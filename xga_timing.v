==> flow/design.v <==
`timescale 1 ns / 1 ps
module xga_timing (
  input wire pclk,
  input wire rst,
  output reg [10:0] vcount,
  output wire vsync,
  output wire vblnk,
  output reg [10:0] hcount,
  output wire hsync,
  output wire hblnk,
  output wire frame_ended
);
parameter X_VISIBLE_AREA = 1024;
parameter X_FRONT_PORCH = 24;
parameter X_SYNC_PULSE = 136;
parameter X_BACK_PORCH = 160;
localparam X_WHOLE_LINE = X_VISIBLE_AREA + X_FRONT_PORCH + X_SYNC_PULSE + X_BACK_PORCH;
parameter Y_VISIBLE_AREA = 768;
parameter Y_FRONT_PORCH = 3;
parameter Y_SYNC_PULSE = 6;
parameter Y_BACK_PORCH = 29;
localparam Y_WHOLE_LINE = Y_VISIBLE_AREA + Y_FRONT_PORCH + Y_SYNC_PULSE + Y_BACK_PORCH;
reg [10:0] hcount_nxt;
reg [10:0] vcount_nxt;
always @(posedge pclk)
begin
    if(rst)
    begin
        hcount <= 0;
        vcount <= 0;
    end
    else
    begin
        hcount <= hcount_nxt;
        vcount <= vcount_nxt;
    end
end
always @*
begin
    if (hcount < (X_WHOLE_LINE - 1)) 
    begin
        hcount_nxt = hcount + 1;
        vcount_nxt = vcount;
    end
    else
    begin
        hcount_nxt = 0;
        if(vcount < (Y_WHOLE_LINE - 1)) vcount_nxt = vcount + 1;
        else
         vcount_nxt = 0;
    end
end
assign hsync = rst ? 0 : ((hcount > (X_VISIBLE_AREA + X_FRONT_PORCH - 1)) && (hcount < (X_WHOLE_LINE - X_BACK_PORCH)));
assign hblnk = rst ? 0 : (hcount > (X_VISIBLE_AREA - 1));
assign vsync = rst ? 0 : ((vcount > (Y_VISIBLE_AREA + Y_FRONT_PORCH - 1)) && (vcount < (Y_WHOLE_LINE - Y_BACK_PORCH)));
assign vblnk = rst ? 0 : (vcount > (Y_VISIBLE_AREA - 1));
assign frame_ended = rst ? 0 : (vcount == 0);
endmodule
======== Step by step through the tools: xga_timing ========
Tool output for the design above, in the order of the flow.
Lines are those of the file above, counted from 1.
Operators: Yosys type, input widths -> output width; for muxes data width and select width s.
Cell names lack the library's common part.
The mark - stands for no value.
design
  top ..................................... xga_timing
  clock ................................... pclk
  standard-cell library ................... sky130hd
  timing corner ........................... tt_025C_1v80

======== After elaboration ========
Counts by Yosys on the flattened word-level netlist (proc, flatten, opt, wreduce; memories kept). Register bits leave out memories and registers merged into their read ports (data or address); mux counts leave out enables and synchronous resets folded into registers. Print and check cells are left out. Cells with the same type and inputs are merged into one.
bit counts
  elaborated cells ........................ 23
  register bits ........................... 22
  input port bits ......................... 2
  output and inout port bits .............. 27
operators by class
  add/sub/neg operators ................... 2
  reductions and logical operators ........ 4
  order comparisons ....................... 8
  muxes and demuxes ....................... 6
  bitwise operators ....................... 1
operators by type and width
  operator               count
  $gt 11x10->1 const B   3
  $add 11x1->11 const B  2
  $lt 11x10->1 const B   2
  $lt 11x11->1 const B   2
  $gt 11x11->1 const B   1
  $logic_not 11->1       1
  $mux 11                1
  $mux 1                 5
  $logic_and 1x1->1      2
  $reduce_or 2->1        1
  $not 1->1              1

======== Depth ========
Yosys ltp: most cells in a row. Word level: on the elaborated netlist, between registers, memories and ports. Mapped: between sequential cells and ports; inverters and the memories' decode and read muxes count.
logic depth
  depth after elaboration ................. 3
  ABC_AREA ................................ 0
  gate-level depth with buffers ........... 6
  gate-level depth less buffers ........... 6

======== Synthesis result ========
Source: synth_stat.txt of the flow (Yosys; design flattened, memories mapped). It holds for the ABC_AREA given above (unset counts as 0); a run with the other value may have another netlist.
cell types
  type       count  total area (um2)
  dfxtp_1    22     440.422
  nor2_1     20     75.072
  xor2_1     7      61.309
  ha_1       4      50.048
  nand3_1    9      45.043
  o21ai_0    9      45.043
  nand2_1    10     37.536
  a22o_2     3      30.029
  a2111oi_4  1      27.526
  nand4_1    4      25.024
  a31oi_4    1      21.27
  a21oi_1    4      20.019
  nor3_1     4      20.019
  nor4_1     3      18.768
  and2_4     2      17.517
  nor4b_1    2      17.517
  xnor2_1    2      17.517
  a21o_1     2      15.014
Not listed: further types 28, cells in them 35.
mapped netlist
  standard cells after synthesis .......... 144
  buffers ................................. 6
  mapped flip-flops ....................... 22
  chip area (Yosys) ....................... 1,233.7 um2
  area of sequential cells ................ 440.4 um2

======== Timing after synthesis ========
Source: OpenSTA report_checks on the synthesized netlist (no wires, ideal clock, input and output delay 20% of the period each), path of least setup slack; recovery checks are left aside. Register names are those of the netlist, which keeps one name where synthesis merged equal registers.
timing path post-synthesis
  path type ............................... in2out
  from .................................... input rst
  to ...................................... output frame_ended
  external output delay ................... 0.600 ns
  launch time at the first pin ............ 0.600 ns
  path buffers ............................ 1
  input delay ............................. 0.600 ns
  data required time ...................... 2.400 ns
  setup slack ............................. 0.755 ns
  driving pins on the path ................ 4
  period .................................. 3.0 ns
  path delay .............................. 1.045 ns
  arrival ................................. 1.645 ns
  period reached after synthesis .......... 2.245 ns
"path delay" = arrival - input delay + setup time.
At an output port there is no setup time.
"driving pins on the path" counts driving pins, that of a launching flip-flop among them; a cell with two outputs on the path counts twice.
"period reached after synthesis" is the clock period less the worst setup slack; recovery checks do not enter. This is arithmetic on one report: input and output delays are still those of the set period (20% each).
The rows between start and end are the longest chain of elaborated cells between them; the timing report does not say that the signal goes this way. Where chains are equally long, one stands for them.
Each line given opens the expression or statement behind the cell; cells for indexed reads and writes are added by Yosys, which also makes memories of some case tables.
between the ends, post-synthesis
  cells stage by stage .................... clkbuf_1 nor4_1 or2b_1 nor4_1
  cells in the longest elaborated chain ... 1
  elaborated cells between the ends (all ways) .. 1
  source lines of those cells ............. 1
  those cells by class .................... 1 x mux
ends and longest elaborated chain, post-synthesis
  element      RTL line  text
  from (decl)  4         input wire rst,
  $mux 1       57        assign frame_ended = rst ? 0 : (vcount == 0);
  to (decl)    11        output wire frame_ended

======== Timing after layout ========
From the final timing report of entry A: the path of least setup slack in the routed layout; clock arrival at registers is part of the times.
timing path post-layout
  path type ............................... in2out
  from .................................... input rst
  to ...................................... output hsync
  input delay ............................. 0.57 ns
  setup slack ............................. 0.09 ns
  period .................................. 2.85 ns
  launch time at the first pin ............ 0.57 ns
  driving pins on the path ................ 6
  external output delay ................... 0.57 ns
  arrival ................................. 2.19 ns
  path buffers ............................ 3
  data required time ...................... 2.28 ns
The rows between start and end are the longest chain of elaborated cells between them; the timing report does not say that the signal goes this way. Where chains are equally long, one stands for them.
between the ends, post-layout
  cells stage by stage .................... clkdlybuf4s50_1 buf_4 nor4b_2 nand2_1 a21oi_1 clkdlybuf4s50_1
  cells in the longest elaborated chain ... 1
  elaborated cells between the ends (all ways) .. 1
  source lines of those cells ............. 1
  those cells by class .................... 1 x mux
ends and longest elaborated chain, post-layout
  element      RTL line  text
  from (decl)  4         input wire rst,
  $mux 1       53        assign hsync = rst ? 0 : ((hcount > (X_VISIBLE_AREA + X_FRONT_PORCH - 1)) && (hcount < (X_WHOLE_LINE - X_BACK_ ...
  to (decl)    9         output wire hsync,

Ticket comment

Measured results for xga_timing: 2 stored runs of the Yosys and OpenROAD flow on sky130hd. The settings differ; the order carries no meaning. The constraints put input and output delay at 20% of the set period each and load the outputs with 0.01 pF.
"clock period reached" means the clock period less the worst setup slack. The figure is calculated, with input and output delays left at 20% of the set period.
By "time of the worst setup path" is meant the share of the clock period that the worst setup path is allowed (20% is reserved at inputs, 20% at outputs), minus its slack. Clock arrival times at its registers enter into it.
"total power after layout" is the tool's figure for a default switching activity; nothing was simulated.

======== entry A ========
==> flow/run.sh <==
#!/bin/bash
# the make line also repeats the synthesis and layout settings of config.mk as NAME=value (left out here)
make -C /OpenROAD-flow-scripts/flow DESIGN_CONFIG=/design/flow/config.mk WORK_HOME=/design/flow/orfs CLKGATE_MAP_FILE= finish
==> flow/config.mk <==
export PLATFORM = sky130hd
export DESIGN_NAME = xga_timing
export DESIGN_NICKNAME = xga_timing
export VERILOG_FILES = /design/flow/design.v
export SDC_FILE = /design/flow/constraint.sdc
export NUM_CORES = 4
export LEC_CHECK = 0
export CAP_MARGIN = 20
export CORE_MARGIN = 6
export CORE_UTILIZATION = 33
export CTS_CLUSTER_DIAMETER = 75
export PLACE_DENSITY = 0.66
export SLEW_MARGIN = 20
==> flow/constraint.sdc <==
create_clock -name core_clock -period 2.85 [get_ports {pclk}]
set_input_delay 0.5700 -clock core_clock [delete_from_list [all_inputs] [get_ports {pclk}]]
set_output_delay 0.5700 -clock core_clock [all_outputs]
set_load 0.01 [all_outputs]

-------- measured, entry A --------
  summed negative setup slack ............. 0.000 ns
  time of the worst setup path ............ 1.62 ns
  worst path kind ......................... in2out
  clock period reached .................... 2.756 ns
  post-route worst hold slack ............. 0.461 ns
  std-cell area (final layout) ............ 1,647.8 um2
  die area ................................ 5,349.5 um2
  Yosys chip area after synthesis ......... 1,233.7 um2
  worst slack on setup checks ............. 0.094 ns
  utilization after routing ............... 47.9 %
  total power after layout ................ 0.5405 mW

======== entry B ========
==> flow/run.sh <==
#!/bin/bash
# the make line also repeats the synthesis and layout settings of config.mk as NAME=value (left out here)
make -C /OpenROAD-flow-scripts/flow DESIGN_CONFIG=/design/flow/config.mk WORK_HOME=/design/flow/orfs CLKGATE_MAP_FILE= finish
==> flow/config.mk <==
export PLATFORM = sky130hd
export DESIGN_NAME = xga_timing
export DESIGN_NICKNAME = xga_timing
export VERILOG_FILES = /design/flow/design.v
export SDC_FILE = /design/flow/constraint.sdc
export NUM_CORES = 4
export LEC_CHECK = 0
export CAP_MARGIN = 20
export CORE_MARGIN = 2
export CORE_UTILIZATION = 40
export SETUP_SLACK_MARGIN = -0.17
export SLEW_MARGIN = 20
==> flow/constraint.sdc <==
create_clock -name core_clock -period 1.8 [get_ports {pclk}]
set_input_delay 0.3600 -clock core_clock [delete_from_list [all_inputs] [get_ports {pclk}]]
set_output_delay 0.3600 -clock core_clock [all_outputs]
set_load 0.01 [all_outputs]

-------- measured, entry B --------
  time of the worst setup path ............ 1.59 ns
  worst path kind ......................... reg2out
  std-cell area (final layout) ............ 1,964.4 um2
  total power after layout ................ 0.8537 mW
  summed negative setup slack ............. -0.839 ns
  die area ................................ 3,544.4 um2
  utilization after routing ............... 65.4 %
  worst slack on setup checks ............. -0.149 ns
  post-route worst hold slack ............. 0.504 ns
  Yosys chip area after synthesis ......... 1,233.7 um2
  clock period reached .................... 1.949 ns
