==> flow/design.v <==
`timescale 1ns / 1ps
module car_ctl(
    input wire pclk,
    input wire rst,
    input wire frame_ended,
    input wire [3:0] key,
    output reg [10:0] xpos,
    output reg [10:0] ypos,
    output reg [1:0] move_dir
);
localparam CAR_WIDTH = 64;
localparam CAR_LENGTH = 64;
localparam X_MAX = 1024 - CAR_WIDTH;
localparam Y_MAX = 768 - CAR_LENGTH;
localparam KEY_UP = 4'b0001;
localparam KEY_DOWN = 4'b0010;
localparam KEY_LEFT = 4'b0100;
localparam KEY_RIGHT = 4'b1000;
localparam DIR_DOWN = 2'b00;
localparam DIR_RIGHT = 2'b01;
localparam DIR_LEFT = 2'b11;
localparam DIR_UP = 2'b10;
localparam DELAY_MIN = 100000;
localparam DELAY_STEP = 10000;
localparam DELAY_MAX = 400000;
reg [10:0] xpos_nxt, ypos_nxt;
reg [2:0] state, state_nxt;
reg [23:0] xtimer, xtimer_nxt, ytimer, ytimer_nxt;
reg [23:0] xdelay, xdelay_nxt, ydelay, ydelay_nxt;
reg [1:0] move_dir_nxt;
always @(posedge pclk)
if(rst)
begin
    xpos <= 300;
    ypos <= 250;
    xtimer <= 0;
    ytimer <= 0;
    move_dir <= DIR_DOWN;
    xdelay <= 0;
    ydelay <= 0;
end
else
begin
    xpos <= xpos_nxt;
    ypos <= ypos_nxt;
    xtimer <= xtimer_nxt;
    ytimer <= ytimer_nxt;
    move_dir <= move_dir_nxt;
    xdelay <= xdelay_nxt;
    ydelay <= ydelay_nxt;
end
always @*
begin
    move_dir_nxt = move_dir;
    xpos_nxt = xpos;
    ypos_nxt = ypos;
    xdelay_nxt = xdelay;
    ydelay_nxt = ydelay;
    if(xtimer < xdelay) xtimer_nxt = xtimer + 1;
    else 
    begin
        xtimer_nxt = 0;
        if(xdelay < DELAY_MAX)
        begin
            if(move_dir == DIR_LEFT) xpos_nxt = (xpos <= 1) ? 0 : xpos - 1;  
            else if(move_dir == DIR_RIGHT) xpos_nxt = (xpos >= X_MAX) ? X_MAX : xpos + 1;   
        end
    end
    if(ytimer < ydelay) ytimer_nxt = ytimer + 1;
    else
    begin
        ytimer_nxt = 0;
        if(ydelay < DELAY_MAX)
        begin
            if(move_dir == DIR_UP) ypos_nxt = (ypos <= 1) ? 0 : ypos - 1;  
            else if(move_dir == DIR_DOWN) ypos_nxt = (ypos >= Y_MAX) ? Y_MAX : ypos + 1;  
        end
    end
    case (key)
        KEY_UP:
        begin
            move_dir_nxt = DIR_UP;
            if((ytimer >= ydelay) && (ydelay > DELAY_MIN)) ydelay_nxt = ydelay - DELAY_STEP;
            if((xtimer >= xdelay) && (xdelay < DELAY_MAX)) xdelay_nxt = xdelay + DELAY_STEP;
        end
        KEY_DOWN:
        begin
            move_dir_nxt = DIR_DOWN;
            if((ytimer >= ydelay) && (ydelay > DELAY_MIN)) ydelay_nxt = ydelay - DELAY_STEP;
            if((xtimer >= xdelay) && (xdelay < DELAY_MAX)) xdelay_nxt = xdelay + DELAY_STEP;
        end
        KEY_LEFT:
        begin
            move_dir_nxt = DIR_LEFT;
            if((xtimer >= xdelay) && (xdelay > DELAY_MIN)) xdelay_nxt = xdelay - DELAY_STEP;
            if((ytimer >= ydelay) && (ydelay < DELAY_MAX)) ydelay_nxt = ydelay + DELAY_STEP;
        end
        KEY_RIGHT:
        begin
            move_dir_nxt = DIR_RIGHT;
            if((xtimer >= xdelay) && (xdelay > DELAY_MIN)) xdelay_nxt = xdelay - DELAY_STEP;
            if((ytimer >= ydelay) && (ydelay < DELAY_MAX)) ydelay_nxt = ydelay + DELAY_STEP;
        end
        default:
        begin
            move_dir_nxt = move_dir;
            if((xtimer >= xdelay) && (xdelay < DELAY_MAX)) xdelay_nxt = xdelay + DELAY_STEP;
            if((ytimer >= ydelay) && (ydelay < DELAY_MAX)) ydelay_nxt = ydelay + DELAY_STEP;
        end
    endcase
end
endmodule
[Tool chain data of car_ctl]
What the tools print for car_ctl, step after step.
Line numbers count from 1 in the design file above.
Cell names lack the library's common part.
The mark -- stands for no value.
Design
  top module: car_ctl
  clock input: pclk
  library: sky130hd
  library corner: tt_025C_1v80

[Word-level counts]
Yosys after proc, flatten, opt, wreduce and memory -nomap, before mapping. Memory bits, and registers merged into a memory's read port (data or address), are not among the register bits. Print and check cells are not counted. Equal cells are merged and count once.
Cells by class
  add/subtract/negate cells: 10
  multiply operators: 0
  div/mod/pow operators: 0
  $lt $le $gt $ge: 12
  equal/unequal tests: 9
  shifts and indexed selects: 0
  multiplexer cells: 15
  bitwise logic cells: 2
  reductions and logical operators: 18
Operators with widths (count)
  2-to-1 mux 24 bit: 6
  2-to-1 mux 11 bit: 8
  adder 24 x 1 -> 24 bit with constant B: 2
  adder 24 x 14 -> 24 bit with constant B: 2
  subtractor 24 x 14 -> 24 bit with constant B: 2
  > comparator 24 x 17 -> 1 bit with constant B: 2
  less-than comparator 24 x 19 -> 1 bit with constant B: 2
  >= comparator 24 bit: 2
  less-than comparator 24 bit: 2
  adder 11 x 1 -> 11 bit with constant B: 2
  subtractor 11 x 1 -> 11 bit with constant B: 2
  less-or-equal comparator 11 x 1 -> 1 bit with constant B: 2
  >= comparator 11 x 10 -> 1 bit with constant B: 2
  nonzero test 2 bit: 4
  OR reduction 2 bit: 4
  case mux 2 bit (select 4 bit): 1
  AND reduction 3 bit: 2
  logical AND 1 bit: 4
  inequality test 2 x 1 -> 1 bit with constant B: 2
  == test 2 bit with constant B: 2
  AND reduction 2 bit: 2
  == test 4 x 1 -> 1 bit with constant B: 1
  == test 4 x 2 -> 1 bit with constant B: 1
  == test 4 x 3 -> 1 bit with constant B: 1
  == test 4 bit with constant B: 1
  nonzero test 4 bit: 1
  NOT 1 bit: 2
  == test 2 x 1 -> 1 bit with constant B: 1
  zero test 2 bit: 1
Bit counts
  bits in registers: 120
  latch bits: 0
  RAM bits: 0
  ROM bits: 0
  clocked read ports x word width: 0
  memories: 0
  input port bits: 7
  output and inout bits: 24
  elaborated cells: 73

[Longest topological paths]
Depth = most cells in a row (Yosys ltp): at word level without a register or memory, in the mapped netlist without a sequential cell, where the memories' decode and read muxes count.
Depth
  depth in word-level cells: 4
  ABC_AREA: 0
  gate-level depth with buffers: 13
  depth with buffers taken out: 13

[Synthesis result]
The flow's flattened synthesis, as Yosys stat reports it; memories are mapped. The netlist is that of the ABC_AREA named above (0 if unset); the other value can give another one.
Synthesis totals
  cell count: 1046
  synthesis area: 8246.7 µm²
  sequential area: 2242.2 µm²
  flip-flop cells: 112
  buffer cells: 38
Cells by type
  dfxtp_1: count 112, total area 2242.15 µm²
  ha_1: count 88, total area 1.1E+03 µm²
  nor2_1: count 144, total area 540.518 µm²
  a21oi_1: count 89, total area 445.427 µm²
  xnor2_1: count 40, total area 350.336 µm²
  xor2_1: count 37, total area 324.061 µm²
  nand2_1: count 75, total area 281.52 µm²
  inv_1: count 68, total area 255.245 µm²
  mux2i_1: count 21, total area 210.202 µm²
  nand3_1: count 38, total area 190.182 µm²
  a21o_1: count 24, total area 180.173 µm²
  o21ai_0: count 35, total area 175.168 µm²
  nor3_1: count 30, total area 150.144 µm²
  nand4_1: count 23, total area 143.888 µm²
  clkbuf_1: count 27, total area 101.347 µm²
  and3_1: count 16, total area 100.096 µm²
  nor2b_1: count 13, total area 81.328 µm²
  o211ai_1: count 8, total area 60.058 µm²
Not listed: further types 62, cells in them 158.

[Path before layout]
OpenSTA on the mapped netlist: ideal clock, no wires. The path of least setup slack (recovery checks aside). Input and output delay are each 20% of the period. Register names are those of the netlist, which keeps one name where synthesis merged equal registers.
Path post-synthesis
  path type: input-to-reg
  start: input port key[3]
  end: register xdelay[23]
  clock period: 4.48 ns
  input delay: 0.896 ns
  setup time: 0.071 ns
  time at the first pin: 0.896 ns
  arrival: 3.817 ns
  required time: 4.409 ns
  path slack: 0.593 ns
  path delay: 2.992 ns
  stages: 13
  buffers on the path: 0
  period reached after synthesis: 3.887 ns
"path delay" is the arrival time less input delay plus setup time.
"stages" counts driving pins, that of a launching flip-flop among them; a cell with two outputs on the path counts twice.
"period reached after synthesis" = period - worst setup slack (recovery checks aside). The figure is calculated, with input and output delays left at 20% of the set period.
The rows between start and end are the longest chain of elaborated cells between them; the timing report does not say that the signal goes this way. Where chains are equally long, one stands for them.
Each line given opens the expression or statement behind the cell; cells for indexed reads and writes are added by Yosys, which also makes memories of some case tables.
Between the ends, post-synthesis
  cells stage by stage: xnor2_1 -> nor3_2 -> inv_1 -> ha_1 -> nor3_1 -> o31ai_1 -> o21ai_1 -> o21ai_1 -> o21ba_1 -> a41oi_1 -> xnor2_1 -> or3_1 -> a21oi_1
  cells in the longest elaborated chain: 4
  elaborated cells on any way between the ends: 7
  RTL lines with such cells: 1
  those cells by class: 3 x eq/ne; 1 x mux; 3 x reduce/logical
RTL lines, path post-synthesis
  start, declared: line 6  | input wire [3:0] key,
  == test 4 bit: line 79  | case (key)
  OR reduction 2 bit
  inequality test 2 x 1 -> 1 bit
  AND reduction 2 bit
  end, assigned: line 39  | xdelay <= 0;
  end, assigned: line 49  | xdelay <= xdelay_nxt;
  end, declared: line 29  | reg [23:0] xdelay, xdelay_nxt, ydelay, ydelay_nxt;

[Timing after layout]
From the final timing report of job 2: the path of least setup slack in the routed layout; clock arrival at registers is part of the times.
Path post-layout
  path type: input-to-reg
  start: input port key[2]
  end: register xdelay[22]
  clock period: 4.27 ns
  input delay: 0.85 ns
  setup time: 0.11 ns
  time at the first pin: 0.85 ns
  arrival: 4.13 ns
  required time: 4.52 ns
  path slack: 0.39 ns
  stages: 14
  buffers on the path: 2
The rows between start and end are the longest chain of elaborated cells between them; the timing report does not say that the signal goes this way. Where chains are equally long, one stands for them.
Between the ends, post-layout
  cells stage by stage: clkdlybuf4s50_1 -> xnor2_1 -> nor3_2 -> buf_4 -> inv_1 -> ha_1 -> nor3_1 -> nor2_1 -> o211ai_1 -> o21ai_1 -> a21oi_1 -> nor4b_1 -> nor3_1 -> a311o_1
  cells in the longest elaborated chain: 4
  elaborated cells on any way between the ends: 7
  RTL lines with such cells: 1
  those cells by class: 3 x eq/ne; 1 x mux; 3 x reduce/logical
RTL lines, path post-layout
  start, declared: line 6  | input wire [3:0] key,
  == test 4 bit: line 79  | case (key)
  OR reduction 2 bit
  inequality test 2 x 1 -> 1 bit
  AND reduction 2 bit
  end, assigned: line 39  | xdelay <= 0;
  end, assigned: line 49  | xdelay <= xdelay_nxt;
  end, declared: line 29  | reg [23:0] xdelay, xdelay_nxt, ydelay, ydelay_nxt;

## Implementation results

Design car_ctl on sky130hd. What follows are 2 stored runs of the flow, each under its own settings; their order means nothing. The constraints put input and output delay at 20% of the set period each and load the outputs with 0.01 pF.
"achieved clock period (ns)": clock period set for the run, less the worst setup slack. It is reckoned from that one timing run; input and output delays stay at 20% of the period that was set.
"worst setup path time (ns)" = time allowed to the worst setup path (clock period - input delay - output delay, where it has them) - its slack; a late launch clock adds to it, a late capture clock takes from it.
"finish__power__total": no workload was simulated; the value follows from the tool's default switching activity.

Flow files of job 1
==> flow/run.sh <==
#!/bin/bash
# the make line also repeats the synthesis and layout settings of config.mk as NAME=value (left out here)
make -C /OpenROAD-flow-scripts/flow DESIGN_CONFIG=/design/flow/config.mk WORK_HOME=/design/flow/orfs CLKGATE_MAP_FILE= finish
==> flow/config.mk <==
export PLATFORM = sky130hd
export DESIGN_NAME = car_ctl
export DESIGN_NICKNAME = car_ctl
export VERILOG_FILES = /design/flow/design.v
export SDC_FILE = /design/flow/constraint.sdc
export NUM_CORES = 4
export LEC_CHECK = 0
export CAP_MARGIN = 10
export CORE_MARGIN = 5
export CORE_UTILIZATION = 64
export GPL_ROUTABILITY_DRIVEN = 0
export MIN_ROUTING_LAYER = met1
export SETUP_SLACK_MARGIN = 0.35
export SLEW_MARGIN = 20
==> flow/constraint.sdc <==
create_clock -name core_clock -period 2.71 [get_ports {pclk}]
set_input_delay 0.5420 -clock core_clock [delete_from_list [all_inputs] [get_ports {pclk}]]
set_output_delay 0.5420 -clock core_clock [all_outputs]
set_load 0.01 [all_outputs]

report of job 1: did not finish, route, GRT-0232

Flow files of job 2
==> flow/run.sh <==
#!/bin/bash
# the make line also repeats the synthesis and layout settings of config.mk as NAME=value (left out here)
make -C /OpenROAD-flow-scripts/flow DESIGN_CONFIG=/design/flow/config.mk WORK_HOME=/design/flow/orfs CLKGATE_MAP_FILE= finish
==> flow/config.mk <==
export PLATFORM = sky130hd
export DESIGN_NAME = car_ctl
export DESIGN_NICKNAME = car_ctl
export VERILOG_FILES = /design/flow/design.v
export SDC_FILE = /design/flow/constraint.sdc
export NUM_CORES = 4
export LEC_CHECK = 0
export CAP_MARGIN = 20
export CORE_MARGIN = 2
export CORE_UTILIZATION = 40
export SETUP_SLACK_MARGIN = -0.02
export SLEW_MARGIN = 20
==> flow/constraint.sdc <==
create_clock -name core_clock -period 4.27 [get_ports {pclk}]
set_input_delay 0.8540 -clock core_clock [delete_from_list [all_inputs] [get_ports {pclk}]]
set_output_delay 0.8540 -clock core_clock [all_outputs]
set_load 0.01 [all_outputs]

report of job 2
yosys chip area after synthesis (um^2): 8246.7
finish__design__die__area: 21781.3
finish__design__instance__area__stdcell: 9132.5
finish__timing__setup__ws: 0.390
finish__timing__setup__tns: 0.000
finish__power__total: 5.611e-03
achieved clock period (ns): 3.880
worst setup path time (ns): 3.03
worst setup path kind: input-to-reg
