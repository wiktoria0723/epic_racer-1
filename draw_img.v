==> flow/design.v <==
module delay
    #( parameter
        WIDTH   = 8,  
        CLK_DEL = 1   
    )
    (
        input  wire                   clk,  
        input  wire                   rst,  
        input  wire [ WIDTH - 1 : 0 ] din,  
        output wire [ WIDTH - 1 : 0 ] dout  
    );
    reg    [ WIDTH - 1 : 0 ] del_mem [ CLK_DEL - 1 : 0 ];
    assign dout = del_mem[ CLK_DEL - 1 ];
    always @(posedge clk or posedge rst)
    begin:delay_stage_0
        if(rst)
            del_mem[0] <= 0;
        else
            del_mem[0] <= din;
    end
    genvar                   i;
    generate
        for (i = 1; i < CLK_DEL ; i = i + 1 )
        begin:delay_stage
            always @(posedge clk or posedge rst)
            begin
                if(rst)
                    del_mem[i] <= 0;
                else
                    del_mem[i] <= del_mem[i-1];
            end
        end
    endgenerate
endmodule
`timescale 1ns / 1ps
module draw_img
#(parameter
    RECT_WIDTH = 128,
    RECT_LENGTH = 128,
    ADDR_WIDTH = 14
)
(
    input wire [10:0] hcount_in,
    input wire hsync_in,
    input wire hblnk_in,
    input wire [10:0] vcount_in,
    input wire vsync_in,
    input wire vblnk_in,
    input wire pclk,
    input wire rst,
    input wire visible,
    input wire [1:0] rotation,
    input wire [11:0] rgb_in,
    input wire [11:0] rgb_pixel,
    input wire [10:0] xpos,
    input wire [10:0] ypos,
    output reg [10:0] hcount_out,
    output reg hsync_out,
    output reg hblnk_out,
    output reg [10:0] vcount_out,
    output reg vsync_out,
    output reg vblnk_out,
    output reg [11:0] rgb_out,
    output reg [ADDR_WIDTH-1:0] pixel_addr
);
localparam NO_ROTATION = 2'b00;
localparam ROTATE_90 = 2'b01;
localparam ROTATE_270 = 2'b11;
localparam ROTATE_180 = 2'b10;
reg [11:0] rgb_out_nxt;
reg [ADDR_WIDTH-1:0] pixel_addr_nxt;
reg [10:0] addrx, addry;
wire [10:0] vcount_delayed, hcount_delayed;
wire hsync_delayed, vsync_delayed, hblnk_delayed, vblnk_delayed;
always @(posedge pclk)
    if(rst)
    begin
        hcount_out <= 0;
        hsync_out <= 0;
        hblnk_out <= 0;
        vcount_out <= 0;
        vsync_out <= 0;
        vblnk_out <= 0;
        rgb_out <= 0;
        pixel_addr <= 0;
    end
    else
    begin
        hcount_out <= hcount_delayed;
        hsync_out <= hsync_delayed;
        hblnk_out <= hblnk_delayed;
        vcount_out <= vcount_delayed;
        vsync_out <= vsync_delayed;
        vblnk_out <= vblnk_delayed;
        rgb_out <= rgb_out_nxt;
        pixel_addr <= pixel_addr_nxt;
    end
always @*
begin
    case(rotation)
    NO_ROTATION:
    begin
        addrx = hcount_in - xpos;
        addry = vcount_in - ypos;
    end
    ROTATE_90:
    begin
        addrx = vcount_in - ypos;
        addry = hcount_in - xpos;
    end
    ROTATE_180:
    begin
        addrx = RECT_WIDTH - 1 - (hcount_in - xpos);
        addry = RECT_LENGTH - 1 - (vcount_in - ypos);
    end
    ROTATE_270:
    begin
        addrx = RECT_LENGTH - 1 - (vcount_in - ypos);
        addry = RECT_WIDTH - 1 - (hcount_in - xpos);
    end
    endcase
    rgb_out_nxt = rgb_in;
    pixel_addr_nxt = 0;
    if(visible)
    begin
        if(hcount_in >= xpos && hcount_in < (xpos + RECT_WIDTH) && vcount_in >= ypos && vcount_in < (ypos + RECT_LENGTH))
        begin
            if(rgb_pixel != 12'hfac) begin
                rgb_out_nxt = rgb_pixel;
            end
            pixel_addr_nxt = { (addry[(ADDR_WIDTH/2)-1:0]), (addrx[(ADDR_WIDTH/2)-1:0]) };
        end
    end
end
delay #(11, 2) hcount_delay(
 .clk(pclk),
 .rst(rst),
 .din(hcount_in),
 .dout(hcount_delayed)
);
delay #(11, 2) vcount_delay(
 .clk(pclk),
 .rst(rst),
 .din(vcount_in),
 .dout(vcount_delayed)
);
delay #(1,2) vsync_delay(
 .clk(pclk),
 .rst(rst),
 .din(vsync_in),
 .dout(vsync_delayed)
);
delay #(1,2) hsync_delay(
 .clk(pclk),
 .rst(rst),
 .din(hsync_in),
 .dout(hsync_delayed)
);
delay #(1,2) vblnk_delay(
 .clk(pclk),
 .rst(rst),
 .din(vblnk_in),
 .dout(vblnk_delayed)
);
delay #(1,2) hblnk_delay(
 .clk(pclk),
 .rst(rst),
 .din(hblnk_in),
 .dout(hblnk_delayed)
);
endmodule
Tool chain data of draw_img. Tool output for the design above, in the order of the flow. Lines are those of the file above, counted from 1. The mark n/a stands for no value.

Top module: draw_img. Clock input: pclk. Library: sky130hd. Library corner: tt_025C_1v80.

Word level. Yosys after proc, flatten, opt, wreduce and memory -nomap, before mapping. Enables and synchronous resets that opt folds into registers are not counted as muxes. Print and check cells are not counted.

Bits in registers: 104. The entry for input bits reads 77. The figure for output and inout port bits is 52. The figure for word-level cells is 48.

For $add $sub $neg the number is 8. Magnitude comparators: 4. Equal/unequal tests: 4. Multiplexer cells: 5. Bitwise operators: 2. Reductions and logical operators: 5.

Operator list (count): case mux 7 bit (select 4 bit) (2); 2-to-1 mux 12 bit (3); subtractor 7 bit (4); less-than comparator 11 x 12 -> 1 bit (2); adder 11 x 8 -> 12 bit with constant B (2); >= comparator 11 bit (2); subtractor 1 x 7 -> 7 bit with constant A (2); inequality test 12 bit with constant B (1); == test 2 bit with constant B (2); logical AND 1 bit (3); OR reduction 3 bit (1); inverter 1 bit (2); == test 2 x 1 -> 1 bit with constant B (1); logical NOT 2 bit (1).

Longest topological paths. Depth = most cells in a row (Yosys ltp): at word level without a register or memory, in the mapped netlist without a sequential cell, where the memories' decode and read muxes count.

The entry for depth after elaboration reads 7. ABC_AREA: 0. For depth in mapped cells the number is 12. The figure for depth with buffers taken out is 10.

Synthesis result. Source: synth_stat.txt of the flow (Yosys; design flattened, memories mapped). It holds for the ABC_AREA given above (unset counts as 0); a run with the other value may have another netlist.

Under cells in the netlist stands 420. Under mapped area stands 4735.8 sq um. Sequential area: 2342.2 sq um. For mapped flip-flops the number is 104. For buffers the number is 19.

Cell types: sky130_fd_sc_hd__dfrtp_1 (count 52, area in all 1.3E+03 sq um); sky130_fd_sc_hd__dfxtp_1 (count 52, area in all 1.04E+03 sq um); sky130_fd_sc_hd__ha_1 (count 44, area in all 550.528 sq um); sky130_fd_sc_hd__nor2b_1 (count 30, area in all 187.68 sq um); sky130_fd_sc_hd__inv_1 (count 43, area in all 161.405 sq um); sky130_fd_sc_hd__a21o_1 (count 15, area in all 112.608 sq um); sky130_fd_sc_hd__xnor2_1 (count 11, area in all 96.342 sq um); sky130_fd_sc_hd__fa_1 (count 4, area in all 80.077 sq um); sky130_fd_sc_hd__a21oi_1 (count 14, area in all 70.067 sq um); sky130_fd_sc_hd__o221a_1 (count 6, area in all 67.565 sq um); sky130_fd_sc_hd__nor2_1 (count 16, area in all 60.058 sq um); sky130_fd_sc_hd__o21ai_0 (count 12, area in all 60.058 sq um); sky130_fd_sc_hd__a2111oi_4 (count 2, area in all 55.053 sq um); sky130_fd_sc_hd__mux2i_1 (count 5, area in all 50.048 sq um); sky130_fd_sc_hd__nand2_1 (count 13, area in all 48.797 sq um); sky130_fd_sc_hd__a2111oi_2 (count 3, area in all 45.043 sq um); sky130_fd_sc_hd__mux4_2 (count 2, area in all 45.043 sq um); sky130_fd_sc_hd__nand3_1 (count 9, area in all 45.043 sq um).

Not listed: further types 37, cells in them 87. The figures by module come from a second, unflattened synthesis with its own total; it is not the netlist above.

Cells (unflattened synthesis): 429. For area total of the unflattened synthesis the number is 4690.7 sq um.

Rows give one instance, submodules left out.

Modules: draw_img (instances 1, cells 371, area 3367.0 sq um, sequential area 1041.0 sq um); delay (instances 2, cells 23, area 554.3 sq um, sequential area 550.5 sq um); delay (instances 4, cells 3, area 53.8 sq um, sequential area 50.0 sq um).

Timing after synthesis. Source: OpenSTA report_checks on the synthesized netlist (no wires, ideal clock, input and output delay 20% of the period each), path of least setup slack; recovery checks are left aside. Register names are those of the netlist, which keeps one name where synthesis merged equal registers.

Path kind: input -> register. From: input vcount_in[0]. To: register rgb_out[10]. The figure for clock period is 3.02 ns. External input delay: 0.604 ns. Under library setup time stands 0.126 ns. For launch time at the first pin the number is 0.604 ns. The figure for data arrival time is 2.921 ns. Required time: 2.894 ns. Under path slack stands -0.027 ns. For delay of the path the number is 2.443 ns. For stages on the path the number is 12. The entry for path buffers reads 2. Under period reached after synthesis stands 3.047 ns.

"delay of the path" is the arrival time less input delay plus setup time. "stages on the path": output pins that drive a net of the path, with the launching flip-flop's if there is one; two outputs of one cell count as two. "period reached after synthesis" is the clock period less the worst setup slack; recovery checks do not enter. This is arithmetic on one report: input and output delays are still those of the set period (20% each). Between the ends stands the longest chain of elaborated cells between them, by number of cells; it is not shown to be the way that was timed. Of several equally long chains one is given. A line is the first line of the expression or statement that the cell stems from. Yosys adds cells for indexed reads and writes and turns some case tables into memories.

Cell sequence: sky130_fd_sc_hd__inv_1 sky130_fd_sc_hd__ha_1 sky130_fd_sc_hd__inv_1 sky130_fd_sc_hd__fa_1 sky130_fd_sc_hd__a21o_1 sky130_fd_sc_hd__a221oi_2 sky130_fd_sc_hd__or4b_2 sky130_fd_sc_hd__o21ai_1 sky130_fd_sc_hd__or4b_1 sky130_fd_sc_hd__buf_2 sky130_fd_sc_hd__buf_6 sky130_fd_sc_hd__o221a_1. Length of the longest elaborated chain: 5. The figure for elaborated cells between the ends (all ways) is 6. The entry for RTL lines with such cells reads 2. Those cells by class: compare: 2; mux: 2; reduce/logical: 2.

RTL lines, path after synthesis: start: declaration (line 46) `input wire [10:0] vcount_in,`; >= comparator 11 bit (line 126) `if(hcount_in >= xpos && hcount_in < (xpos + RECT_WIDTH) && vcount_in >= ypos && vcount_in < (ypos + RECT_LENGT ...`; logical AND 1 bit (2 in a row) (line 126); 2-to-1 mux 12 bit (line 126); 2-to-1 mux 12 bit (line 124) `if(visible)`; end: assignment (line 84) `rgb_out <= 0;`; end: assignment (line 95) `rgb_out <= rgb_out_nxt;`; end: declaration (line 63) `output reg [11:0] rgb_out,`.

Timing after layout. From the final timing report of record 1: the path of least setup slack in the routed layout; clock arrival at registers is part of the times.

Path kind: input -> register. From: input vcount_in[0]. To: register rgb_out[2]. The figure for clock period is 4.01 ns. External input delay: 0.80 ns. Under library setup time stands 0.10 ns. For launch time at the first pin the number is 0.80 ns. The figure for data arrival time is 3.29 ns. Required time: 4.26 ns. Under path slack stands 0.96 ns. For stages on the path the number is 13. The entry for path buffers reads 3.

Between the ends stands the longest chain of elaborated cells between them, by number of cells; it is not shown to be the way that was timed. Of several equally long chains one is given.

Cell sequence: sky130_fd_sc_hd__buf_12 sky130_fd_sc_hd__inv_12 sky130_fd_sc_hd__ha_4 sky130_fd_sc_hd__inv_2 sky130_fd_sc_hd__fa_2 sky130_fd_sc_hd__a21o_1 sky130_fd_sc_hd__a221oi_2 sky130_fd_sc_hd__or4b_4 sky130_fd_sc_hd__o21ai_2 sky130_fd_sc_hd__or4b_4 sky130_fd_sc_hd__buf_6 sky130_fd_sc_hd__buf_6 sky130_fd_sc_hd__o221a_4. Length of the longest elaborated chain: 5. The figure for elaborated cells between the ends (all ways) is 6. The entry for RTL lines with such cells reads 2. Those cells by class: compare: 2; mux: 2; reduce/logical: 2.

RTL lines, path post-layout: start: declaration (line 46) `input wire [10:0] vcount_in,`; >= comparator 11 bit (line 126) `if(hcount_in >= xpos && hcount_in < (xpos + RECT_WIDTH) && vcount_in >= ypos && vcount_in < (ypos + RECT_LENGT ...`; logical AND 1 bit (2 in a row) (line 126); 2-to-1 mux 12 bit (line 126); 2-to-1 mux 12 bit (line 124) `if(visible)`; end: assignment (line 84) `rgb_out <= 0;`; end: assignment (line 95) `rgb_out <= rgb_out_nxt;`; end: declaration (line 63) `output reg [11:0] rgb_out,`.

Data sheet: physical implementation of draw_img

Measured results for draw_img: 2 stored runs of the Yosys and OpenROAD flow on sky130hd. The settings differ; the order carries no meaning. The constraints put input and output delay at 20% of the set period each and load the outputs with 0.01 pF. "achieved period" is the run's clock period less its worst setup slack. It is reckoned from that one timing run; input and output delays stay at 20% of the period that was set. "time of the worst setup path": the worst setup path's part of the clock period (all of it between registers, 20% less for each end at a port) less its slack. A launch clock that arrives late makes it longer, a capture clock that arrives late makes it shorter.

Record 1 has these settings: period_ns 4.01; CORE_UTILIZATION 32; SETUP_SLACK_MARGIN 1.07; PLACE_DENSITY_LB_ADDON 0.01; CELL_PAD_IN_SITES_GLOBAL_PLACEMENT 0; TNS_END_PERCENT 40; GPL_TIMING_DRIVEN 1; CTS_CLUSTER_DIAMETER 36; CAP_MARGIN 25; CORE_MARGIN 2; SLEW_MARGIN 20. The utilization after routing is 0.487. The time of the worst setup path comes to 2.24 ns. Worst path kind: input -> register. The area of the die is 15787.9 sq um. The setup slack of the worst path stands at 0.964 ns. The total negative setup slack stands at 0.000 ns. The achieved period is 3.046 ns. The Yosys chip area after synthesis stands at 4735.8 sq um.

Record 2 has these settings: period_ns 3.7; CORE_UTILIZATION 38; CAP_MARGIN 20; CORE_MARGIN 2; SLEW_MARGIN 20. The utilization after routing is 0.547. The time of the worst setup path comes to 2.68 ns. Worst path kind: input -> register. The area of the die is 13371.5 sq um. The setup slack of the worst path stands at 0.284 ns. The total negative setup slack stands at 0.000 ns. The achieved period is 3.416 ns. The Yosys chip area after synthesis stands at 4735.8 sq um.
